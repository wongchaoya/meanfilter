==> flow/design.v <==
`timescale 1ns / 1ps
module meanWindow #(
    parameter        DATA_WITH    =   24,
    parameter   MEAN_Level      =   7
) 
(
    input       wire                        clk,
    input       wire                        en,
    input       wire                        iValid,
    input       wire [DATA_WITH-1:0]     iData,
    output      wire [DATA_WITH + MEAN_Level -1:0]     oData,
    output      wire                        oReady
);
reg     [DATA_WITH-1:0]  iDataReg    =   0;
reg     [DATA_WITH-1:0]  iDataReg2    =   0;
reg     [DATA_WITH + MEAN_Level -1:0] data_mult =   0;
reg     [DATA_WITH + MEAN_Level -1:0] data_sum   =   0;
reg     [DATA_WITH + MEAN_Level -1:0] data_div   =   0;
reg     [4:0]iValidReg  =   0;
reg     [1:0] StateReg  =   0;
always @(posedge clk) begin
    if (en) begin
        case (StateReg)
            0:begin
                if (~iValidReg[1] && iValidReg[0]) begin
                    StateReg    <=  StateReg    +   1'b1;
                    data_div    <=  iDataReg;
                end
            end 
            1:begin 
                if(~iValidReg[2] && iValidReg[1])    begin
                    data_mult   <=  (data_div    <<   MEAN_Level) - data_div;
                    StateReg    <=  StateReg    +   1'b1;
                end
            end
            2:begin
                if (~iValidReg[3] && iValidReg[2]) begin
                    data_sum    <=  data_mult   +   iData;
                    StateReg    <=  StateReg    +   1'b1;
                end
            end
            3:begin 
                if (~iValidReg[4] && iValidReg[3]) begin
                    data_div    <=  data_sum    >>  MEAN_Level;
                    StateReg    <=  1;
                end
            end
            default: StateReg   <=  0;
        endcase 
    end
    else begin
        data_div[DATA_WITH  -1:0]    <=  iData;
    end
end
always @(posedge clk) begin
    if (~iValidReg[0] && iValid) begin
        iDataReg    <=  iData;
    end
end
always @(posedge clk) begin
    iValidReg   <=  {iValidReg[3:0],iValid};
end
assign  oData   =   en ? data_sum   :   {iDataReg,{(MEAN_Level){1'b0}}};
assign  oReady  =   iValidReg[4];
endmodule
* Reports on meanWindow
Tool output for the design above, in the order of the flow. Lines are those of the file above, counted from 1. Operators carry their Yosys type and port widths (W data, S select, Z words). Cell names lack the library's common part. Not given: --
Inputs: design top meanWindow, clock port clk, standard-cell library sky130hd, library corner tt_025C_1v80

* Elaborated design
Source: Yosys, flattened and elaborated, memories not mapped. Widths are those after wreduce. Registers that Yosys merges into a memory's read port (data or address) are not register bits. Print and check cells do not count. Equal cells are merged and count once.
Word-level totals: bits in registers 124, RAM bits 0, bits in latches 0, ROM bits 0, output and inout port bits 32, bits of input ports 27, elaborated cells 51, clocked read ports x word width 0, memories kept 0
Operators by class: bitwise gates (word level) 5, $lt $le $gt $ge 0, equal/unequal tests 10, multiplexer cells 13, reductions and logical operators 13, shift operators 0, divide/modulo/power cells 0, add/subtract/negate cells 3, multiply operators 0
Operators with widths (count):
- $mux W24 | 3
- $pmux W24 S2 | 1
- $add A31 B24 Y31 | 1
- $sub A31 B31 Y31 | 1
- $mux W31 | 1
- $pmux W7 S2 | 1
- $mux W7 | 2
- $reduce_and A3 Y1 | 3
- $ne A2 B2 Y1 const B | 4
- $pmux W2 S4 | 1
- $mux W2 | 4
- $ne A3 B3 Y1 const B | 2
- $reduce_and A6 Y1 | 1
- $logic_and A1 B1 Y1 | 5
- $not A1 Y1 | 5
- $eq A2 B2 Y1 const B | 2
- $reduce_and A4 Y1 | 1
- $reduce_bool A4 Y1 | 1
- $ne A3 B1 Y1 const B | 1
- $add A2 B1 Y2 const B | 1
- $eq A2 B1 Y1 const B | 1
- $logic_not A2 Y1 | 1
- $reduce_bool A2 Y1 | 1

* Longest topological paths
Longest topological path by Yosys (ltp), each cell counted once; first at word level (registers and memories cut), then after technology mapping (sequential cells cut; the memories' decode and read muxes count).
Depth: depth in word-level cells 5, ABC_AREA 1, depth in mapped cells 12, gate-level depth less buffers 12

* After synthesis
Yosys stat after the flow's synthesis: flattened, memories mapped to cells. It holds for the ABC_AREA given above (unset counts as 0); a run with the other value may have another netlist. Totals and module areas in this step are rounded.
Cells by type:
- edfxtp_1 | count 112, total area 3.36E+03 um^2
- nand2_1 | count 439, total area 1647.83 um^2
- inv_1 | count 182, total area 683.155 um^2
- ha_1 | count 46, total area 575.552 um^2
- nor2_1 | count 94, total area 352.838 um^2
- nand3_1 | count 55, total area 275.264 um^2
- xor2_1 | count 31, total area 271.51 um^2
- o21ai_0 | count 52, total area 260.25 um^2
- a21oi_1 | count 34, total area 170.163 um^2
- nand2_2 | count 17, total area 106.352 um^2
- dfxtp_1 | count 5, total area 100.096 um^2
- nand4_1 | count 14, total area 87.584 um^2
- nor3_2 | count 7, total area 70.067 um^2
- nand3_2 | count 5, total area 50.048 um^2
- nor3_1 | count 10, total area 50.048 um^2
- inv_2 | count 13, total area 48.797 um^2
- nor2_2 | count 7, total area 43.792 um^2
- o21bai_1 | count 5, total area 37.536 um^2
Not listed: further types 11, cells in them 28.
Mapped netlist: sequential part of the area 3463 um^2, cell count 1156, mapped area 8368 um^2, flip-flop cells 117, buffers 17

* Timing after synthesis
Source: OpenSTA report_checks on the synthesized netlist (no wires, ideal clock, input and output delay 20% of the period each), path of least setup slack; recovery checks are left aside. Register names are those of the netlist, which keeps one name where synthesis merged equal registers.
Timing path after synthesis: path kind input port to flip-flop, start input en, end register data_mult[0], period 3.89 ns, slack 0.219 ns, data required time 3.432 ns, path delay 2.893 ns, buffers on the path 1, launch time at the first pin 0.778 ns, setup time 0.458 ns, external input delay 0.778 ns, stages on the path 3, arrival 3.213 ns, synthesis period reached 3.671 ns
"path delay" is the arrival time less input delay plus setup time. "stages on the path" counts driving pins, that of a launching flip-flop among them; a cell with two outputs on the path counts twice. "synthesis period reached" = period - worst setup slack (recovery checks aside). The figure is calculated, with input and output delays left at 20% of the set period. Between the ends stands the longest chain of elaborated cells between them, by number of cells; it is not shown to be the way that was timed. Of several equally long chains one is given. A line is the first line of the expression or statement that the cell stems from. Yosys adds cells for indexed reads and writes and turns some case tables into memories.
Between the ends, after synthesis: path through clkbuf_1 -> nand2_1 -> nor3_1, length of the longest elaborated chain 1, elaborated cells on any way between the ends 1, source lines of those cells 0, classes of those cells 1 x reduce/logical
RTL lines, path after synthesis:
- start: declaration | RTL line 8 | input       wire                        en,
- $reduce_and A3 Y1
- end: assignment | RTL line 32 | data_mult   <=  (data_div    <<   MEAN_Level) - data_div;
- end: declaration | RTL line 16 | reg     [DATA_WITH + MEAN_Level -1:0] data_mult =   0;

* Worst path after layout
From the final timing report of job 1: the path of least setup slack in the routed layout; clock arrival at registers is part of the times.
Timing path after layout: path kind input port to output port, start input en, end output oData[20], stages on the path 5, arrival 2.41 ns, slack 0.75 ns, launch time at the first pin 0.79 ns, external input delay 0.79 ns, period 3.95 ns, data required time 3.16 ns, buffers on the path 3, external output delay 0.79 ns
Between the ends stands the longest chain of elaborated cells between them, by number of cells; it is not shown to be the way that was timed. Of several equally long chains one is given.
Between the ends, after layout: path through buf_2 -> buf_4 -> nand2_1 -> nand2_1 -> clkdlybuf4s50_1, length of the longest elaborated chain 1, elaborated cells on any way between the ends 1, source lines of those cells 1, classes of those cells 1 x mux
RTL lines, path after layout:
- start: declaration | RTL line 8 | input       wire                        en,
- $mux W31 | RTL line 63 | assign  oData   =   en ? data_sum   :   {iDataReg,{(MEAN_Level){1'b0}}};
- end: declaration | RTL line 11 | output      wire [DATA_WITH + MEAN_Level -1:0]     oData,

2 stored runs of meanWindow in the flow (synthesis by Yosys, layout by OpenROAD, sky130hd cells), in arbitrary order. Constraints: input delay and output delay 20% of the set period each, output load 0.01 pF.
By "critical path time" is meant the share of the clock period that the worst setup path is allowed (20% is reserved at inputs, 20% at outputs), minus its slack. Clock arrival times at its registers enter into it.
By "power consumption" is meant OpenSTA's value without simulated activity: inputs other than the clock are taken to toggle once in ten clock periods, and the tool carries that through the logic.
Measured values are rounded.

[job 1] flow files
==> flow/run.sh <==
#!/bin/bash
# the make line also repeats the synthesis and layout settings of config.mk as NAME=value (left out here)
make -C /OpenROAD-flow-scripts/flow DESIGN_CONFIG=/design/flow/config.mk WORK_HOME=/design/flow/orfs CLKGATE_MAP_FILE= finish
==> flow/config.mk <==
export PLATFORM = sky130hd
export DESIGN_NAME = meanWindow
export DESIGN_NICKNAME = meanWindow
export VERILOG_FILES = /design/flow/design.v
export SDC_FILE = /design/flow/constraint.sdc
export NUM_CORES = 4
export LEC_CHECK = 0
export ABC_AREA = 1
export CAP_MARGIN = 5
export CORE_ASPECT_RATIO = 0.62
export CORE_MARGIN = 2
export CORE_UTILIZATION = 26
export GPL_ROUTABILITY_DRIVEN = 0
export MAX_ROUTING_LAYER = met5
export MIN_ROUTING_LAYER = met2
export PLACE_DENSITY_LB_ADDON = 0.1
export SLEW_MARGIN = 20
export TNS_END_PERCENT = 40
==> flow/constraint.sdc <==
create_clock -name core_clock -period 3.95 [get_ports {clk}]
set_input_delay 0.7900 -clock core_clock [delete_from_list [all_inputs] [get_ports {clk}]]
set_output_delay 0.7900 -clock core_clock [all_outputs]
set_load 0.01 [all_outputs]

[job 1] result: setup slack of the worst path 0.749 ns; worst hold slack 0.347 ns; chip area in the Yosys report 8368 um^2; power consumption 4098 uW; die size 33680 um^2; utilization of the finished layout 0.319; critical path time 1.62 ns; worst setup path type input port to output port; standard-cell area of the final layout 10060 um^2; sum of negative setup slack 0.000 ns

[job 2] flow files
==> flow/run.sh <==
#!/bin/bash
# the make line also repeats the synthesis and layout settings of config.mk as NAME=value (left out here)
make -C /OpenROAD-flow-scripts/flow DESIGN_CONFIG=/design/flow/config.mk WORK_HOME=/design/flow/orfs CLKGATE_MAP_FILE= finish
==> flow/config.mk <==
export PLATFORM = sky130hd
export DESIGN_NAME = meanWindow
export DESIGN_NICKNAME = meanWindow
export VERILOG_FILES = /design/flow/design.v
export SDC_FILE = /design/flow/constraint.sdc
export NUM_CORES = 4
export LEC_CHECK = 0
export CAP_MARGIN = 20
export CORE_MARGIN = 2
export CORE_UTILIZATION = 40
export SETUP_SLACK_MARGIN = 0.74
export SLEW_MARGIN = 20
==> flow/constraint.sdc <==
create_clock -name core_clock -period 3.1 [get_ports {clk}]
set_input_delay 0.6200 -clock core_clock [delete_from_list [all_inputs] [get_ports {clk}]]
set_output_delay 0.6200 -clock core_clock [all_outputs]
set_load 0.01 [all_outputs]

[job 2] result: setup slack of the worst path 0.537 ns; worst hold slack 0.373 ns; chip area in the Yosys report 7237 um^2; power consumption 5315 uW; die size 19180 um^2; utilization of the finished layout 0.573; critical path time 2.56 ns; worst setup path type flip-flop to flip-flop; standard-cell area of the final layout 10220 um^2; sum of negative setup slack 0.000 ns
